==> flow/design.v <==
`timescale 1ps/1ps
module queue(input clk, 
            input push_enable,
            input [15:0] push_value,
            output isFull,
            input pop_enable,
            output [15:0] value, 
            output isEmpty);
    reg [16:0] f_buff0 = 0;
    reg [16:0] f_buff1 = 0;
    reg [16:0] f_buff2 = 0;
    reg [16:0] f_buff3 = 0;
    reg [16:0] f_buff4 = 0;
    reg [16:0] f_buff5 = 0;
    wire q0 = f_buff0[16];
    wire q1 = f_buff1[16];
    wire q2 = f_buff2[16];
    wire q3 = f_buff3[16];
    wire q4 = f_buff4[16];
    wire q5 = f_buff5[16];
    wire isFull = head == 5;
    wire isEmpty = (head==0 && f_buff0==0);
    reg [15:0] value = 16'hxxxx;
    reg [15:0] tail = 0;
    reg [15:0] head = 0;
    always@(posedge clk) begin
      if(pop_enable && isEmpty == 0) begin
          if(head==0) begin
             value <= f_buff0[15:0];
             f_buff0 <= 0;
          end else if(head ==1) begin
             value <= f_buff1[15:0];
             f_buff1 <= 0;
          end else if(head ==2) begin
              value <= f_buff2[15:0];
              f_buff2 <= 0;
          end else if(head == 3) begin
              value <= f_buff3[15:0];
              f_buff3 <= 0;
              head <= head -1;
          end else if(head ==4) begin
              value <= f_buff4[15:0];
              f_buff4 <= 0;
          end else if(head == 5) begin
              value <= f_buff5[15:0];
              f_buff5 <= 0;
          end
          if(head ==0) begin
              head = 0;
          end else begin
              head = head -1;
          end
      end
      else if (push_enable && isFull == 0) begin
            head <= head + 1;
            f_buff0[15:0] <= push_value;
            f_buff0[16] <= 1;
            f_buff1 <= f_buff0;
            f_buff2 <= f_buff1;
            f_buff3 <= f_buff2;
            f_buff4 <= f_buff3;
            f_buff5 <= f_buff4;  
      end
    end
endmodule
# Step by step through the tools: queue
# The steps from the RTL of queue to its reports follow in flow order.
# Line numbers count from 1 in the design file above.
# Operators: Yosys type, input widths -> output width; for muxes data width and select width s.
# Library cell names are shortened.
setup:
  design: "queue"
  clk_port: "clk"
  cell_library: "sky130hd"
  corner: "tt_025C_1v80"

# Word-level counts
# Counts by Yosys on the flattened word-level netlist (proc, flatten, opt, wreduce; memories kept). Register bits leave out memories and registers merged into their read ports (data or address). Print and check cells are left out. Cells with the same type and inputs are merged into one.
word_totals:
  word_cells: 87
  regBits: 129
op_classes:
  n_mux: 45
  reduce_logical: 14
  eq_ne: 16
  n_logic: 2
  add_sub_neg: 2
ops:
  columns: ["operator", "n"]
  rows:
  - ["$mux 16", 42]
  - ["$eq 16x2->1 const B", 2]
  - ["$eq 16x3->1 const B", 2]
  - ["$logic_not 17->1", 1]
  - ["$add 16x1->16 const B", 1]
  - ["$sub 16x1->16 const B", 1]
  - ["$eq 16x1->1 const B", 1]
  - ["$logic_not 16->1", 1]
  - ["$ne 2x1->1 const B", 6]
  - ["$ne 2x2->1 const B", 5]
  - ["$reduce_and 7->1", 1]
  - ["$reduce_and 6->1", 1]
  - ["$reduce_bool 6->1", 1]
  - ["$reduce_and 5->1", 1]
  - ["$reduce_and 2->1", 2]
  - ["$reduce_and 4->1", 1]
  - ["$logic_and 1x1->1", 3]
  - ["$reduce_and 3->1", 1]
  - ["$mux 1", 3]
  - ["$not 1->1", 2]
  - ["$reduce_bool 2->1", 1]

# Longest topological paths
# Yosys ltp: most cells in a row. Word level: on the elaborated netlist, between registers, memories and ports. Mapped: between sequential cells and ports; inverters and the memories' decode and read muxes count.
depth:
  ltp_word: 8
  ABC_AREA: 0
  mapped_depth: 9
  mapped_depth_nobuf: 7

# Mapped cells and area
# Yosys stat after the flow's synthesis: flattened, memories mapped to cells. It holds for the ABC_AREA given above (unset counts as 0); a run with the other value may have another netlist.
# Totals and module areas in this step are rounded.
synth_totals:
  seqArea_um2: 3870
  buffers: 42
  cells: 563
  synth_area_um2: 6480
  flip_flops: 129
by_type:
  columns: ["cell", "n"]
  rows:
  - ["edfxtp_1", 129]
  - ["and2_1", 96]
  - ["a21oi_1", 58]
  - ["o22ai_1", 29]
  - ["a22oi_1", 14]
  - ["clkbuf_1", 25]
  - ["nand2_1", 23]
  - ["nor2_1", 23]
  - ["inv_1", 18]
  - ["buf_2", 13]
  - ["o21ai_0", 13]
  - ["ha_1", 5]
  - ["nand3_1", 12]
  - ["or2_2", 9]
  - ["a22oi_2", 4]
  - ["a31oi_1", 8]
  - ["a221oi_1", 5]
  - ["nand4_1", 7]
# Not listed: further types 34, cells in them 72.

# Worst setup path after synthesis
# Path of least setup slack by OpenSTA after synthesis, without wires, with an ideal clock, recovery checks aside; 20% of the period is set as input and as output delay. Where synthesis merged equal registers, the netlist keeps one of their names.
synth_path:
  path_type: "flip-flop to flip-flop"
  from: "register head[12]"
  to: "register f_buff5[0]"
  launch_ns: 0.000
  t_required_ns: 5.896
  path_buffers: 2
  path_delay_ns: 3.575
  t_arrival_ns: 3.161
  path_stages: 7
  setup_slack_ns: 2.735
  tclk_ns: 6.31
  period_less_setup_slack_ns: 3.575
# "path_delay_ns" = arrival - input delay + setup time.
# "path_stages": output pins that drive a net of the path, with the launching flip-flop's if there is one; two outputs of one cell count as two.
# "period_less_setup_slack_ns" = period - worst setup slack (recovery checks aside). The figure is calculated, with input and output delays left at 20% of the set period.
# Between the ends stands the longest chain of elaborated cells between them, by number of cells; it is not shown to be the way that was timed. Of several equally long chains one is given.
# Each line given opens the expression or statement behind the cell; cells for indexed reads and writes are added by Yosys, which also makes memories of some case tables.
# At most two assigning lines are given for a register; there are more.
# Only ways into the end's enable, where the timed path ends, are counted here.
synth_via:
  path_cell_list: "edfxtp_1 buf_6 or4_4 nor4_4 buf_6 nand3_1 o31ai_1"
  elab_chain_cells: 6
  cells_between: 19
synth_lines:
  columns: ["element", "line_no", "rtl"]
  rows:
  - ["start, declared", 25, "reg [15:0] head = 0;"]
  - ["start, assigned", 40, "head <= head -1;"]
  - ["start, assigned", 51, "head = head -1;"]
  - ["$logic_not 16->1", 22, "wire isEmpty = (head==0 && f_buff0==0);"]
  - ["$logic_and 1x1->1", 22, null]
  - ["$not 1->1", 27, "if(pop_enable && isEmpty == 0) begin"]
  - ["$logic_and 1x1->1", 27, null]
  - ["$ne 2x1->1", null, null]
  - ["$reduce_and 7->1", null, null]
  - ["end, assigned", 46, "f_buff5 <= 0;"]
  - ["end, assigned", 62, "f_buff5 <= f_buff4;"]
  - ["end, declared", 14, "reg [16:0] f_buff5 = 0;"]

# Path in the finished layout
# From the final timing report of record 1: the path of least setup slack in the routed layout; clock arrival at registers is part of the times.
layout_path:
  path_type: "flip-flop to flip-flop"
  from: "register head[1]"
  to: "register head[14]"
  path_stages: 7
  t_required_ns: 4.17
  t_arrival_ns: 3.23
  launch_ns: 0.42
  path_buffers: 0
  setup_slack_ns: 0.94
  tclk_ns: 4.01
# Between the ends stands the longest chain of elaborated cells between them, by number of cells; it is not shown to be the way that was timed. Of several equally long chains one is given.
# At most two assigning lines are given for a register; there are more.
# Ways into the end's enable are left out, as the timed path ends at the data pin.
layout_via:
  path_cell_list: "edfxtp_1 ha_1 nand3_1 nor4b_1 nand2_1 a2bb2oi_1 a21oi_1"
  elab_chain_cells: 5
  cells_between: 12
layout_lines:
  columns: ["element", "line_no", "rtl"]
  rows:
  - ["start, declared", 25, "reg [15:0] head = 0;"]
  - ["start, assigned", 40, "head <= head -1;"]
  - ["start, assigned", 51, "head = head -1;"]
  - ["$eq 16x3->1", 21, "wire isFull = head == 5;"]
  - ["$not 1->1", 54, "else if (push_enable && isFull == 0) begin"]
  - ["$logic_and 1x1->1", 54, null]
  - ["$mux 16", 54, null]
  - ["$mux 16", 27, "if(pop_enable && isEmpty == 0) begin"]
  - ["end, assigned", 40, null]
  - ["end, assigned", 51, null]
  - ["end, declared", 25, null]

# Stored flow runs of queue (2 of them; Yosys, OpenROAD, sky130hd). They differ in their settings and are not a sequence. Constraints: input delay and output delay 20% of the set period each, output load 0.01 pF.
# "achieved_period_ns" = clock period - worst setup slack. The figure is calculated, with input and output delays left at 20% of the set period.
# "worstPathTime_ns": the worst setup path's part of the clock period (all of it between registers, 20% less for each end at a port) less its slack. A launch clock that arrives late makes it longer, a capture clock that arrives late makes it shorter.
# "design_power_mw": no workload was simulated; the value follows from the tool's default switching activity.
# The measured numbers are rounded.
runs:
  - name: "record 1"
    settings:
      period_ns: 4.01
      CORE_UTILIZATION: 41
      SETUP_SLACK_MARGIN: 0.86
      PLACE_DENSITY_LB_ADDON: 0.23
      CORE_ASPECT_RATIO: 0.55
      CELL_PAD_IN_SITES_GLOBAL_PLACEMENT: 0
      TNS_END_PERCENT: 30
      GPL_ROUTABILITY_DRIVEN: 1
      CTS_CLUSTER_SIZE: 42
      CTS_CLUSTER_DIAMETER: 251
      CAP_MARGIN: 20
      CORE_MARGIN: 2
      SLEW_MARGIN: 20
    results:
      yosys_chip_area_um2: 6480
      total_die_area_um2: 16900
      cell_area_final_um2: 7850
      finish.utilization_pct: 50.3
      worst_setup_slack_ns: 0.936
      setup_tns_ns: 0.000
      design_power_mw: 3.83
      achieved_period_ns: 3.074
      worstPathTime_ns: 3.07
      timing.worst_path_kind: "flip-flop to flip-flop"
  - name: "record 2"
    settings:
      period_ns: 5.6
      CORE_UTILIZATION: 66
      PLACE_DENSITY_LB_ADDON: 0.08
      CORE_ASPECT_RATIO: 0.59
      GPL_TIMING_DRIVEN: 1
      GPL_ROUTABILITY_DRIVEN: 0
      SLEW_MARGIN: 15
      MAX_ROUTING_LAYER: "met4"
      CAP_MARGIN: 20
      CORE_MARGIN: 2
    results:
      yosys_chip_area_um2: 6480
      total_die_area_um2: 10700
      cell_area_final_um2: 7580
      finish.utilization_pct: 80.4
      worst_setup_slack_ns: 1.13
      setup_tns_ns: 0.000
      design_power_mw: 2.85
      achieved_period_ns: 4.467
      worstPathTime_ns: 3.35
      timing.worst_path_kind: "flip-flop to output port"
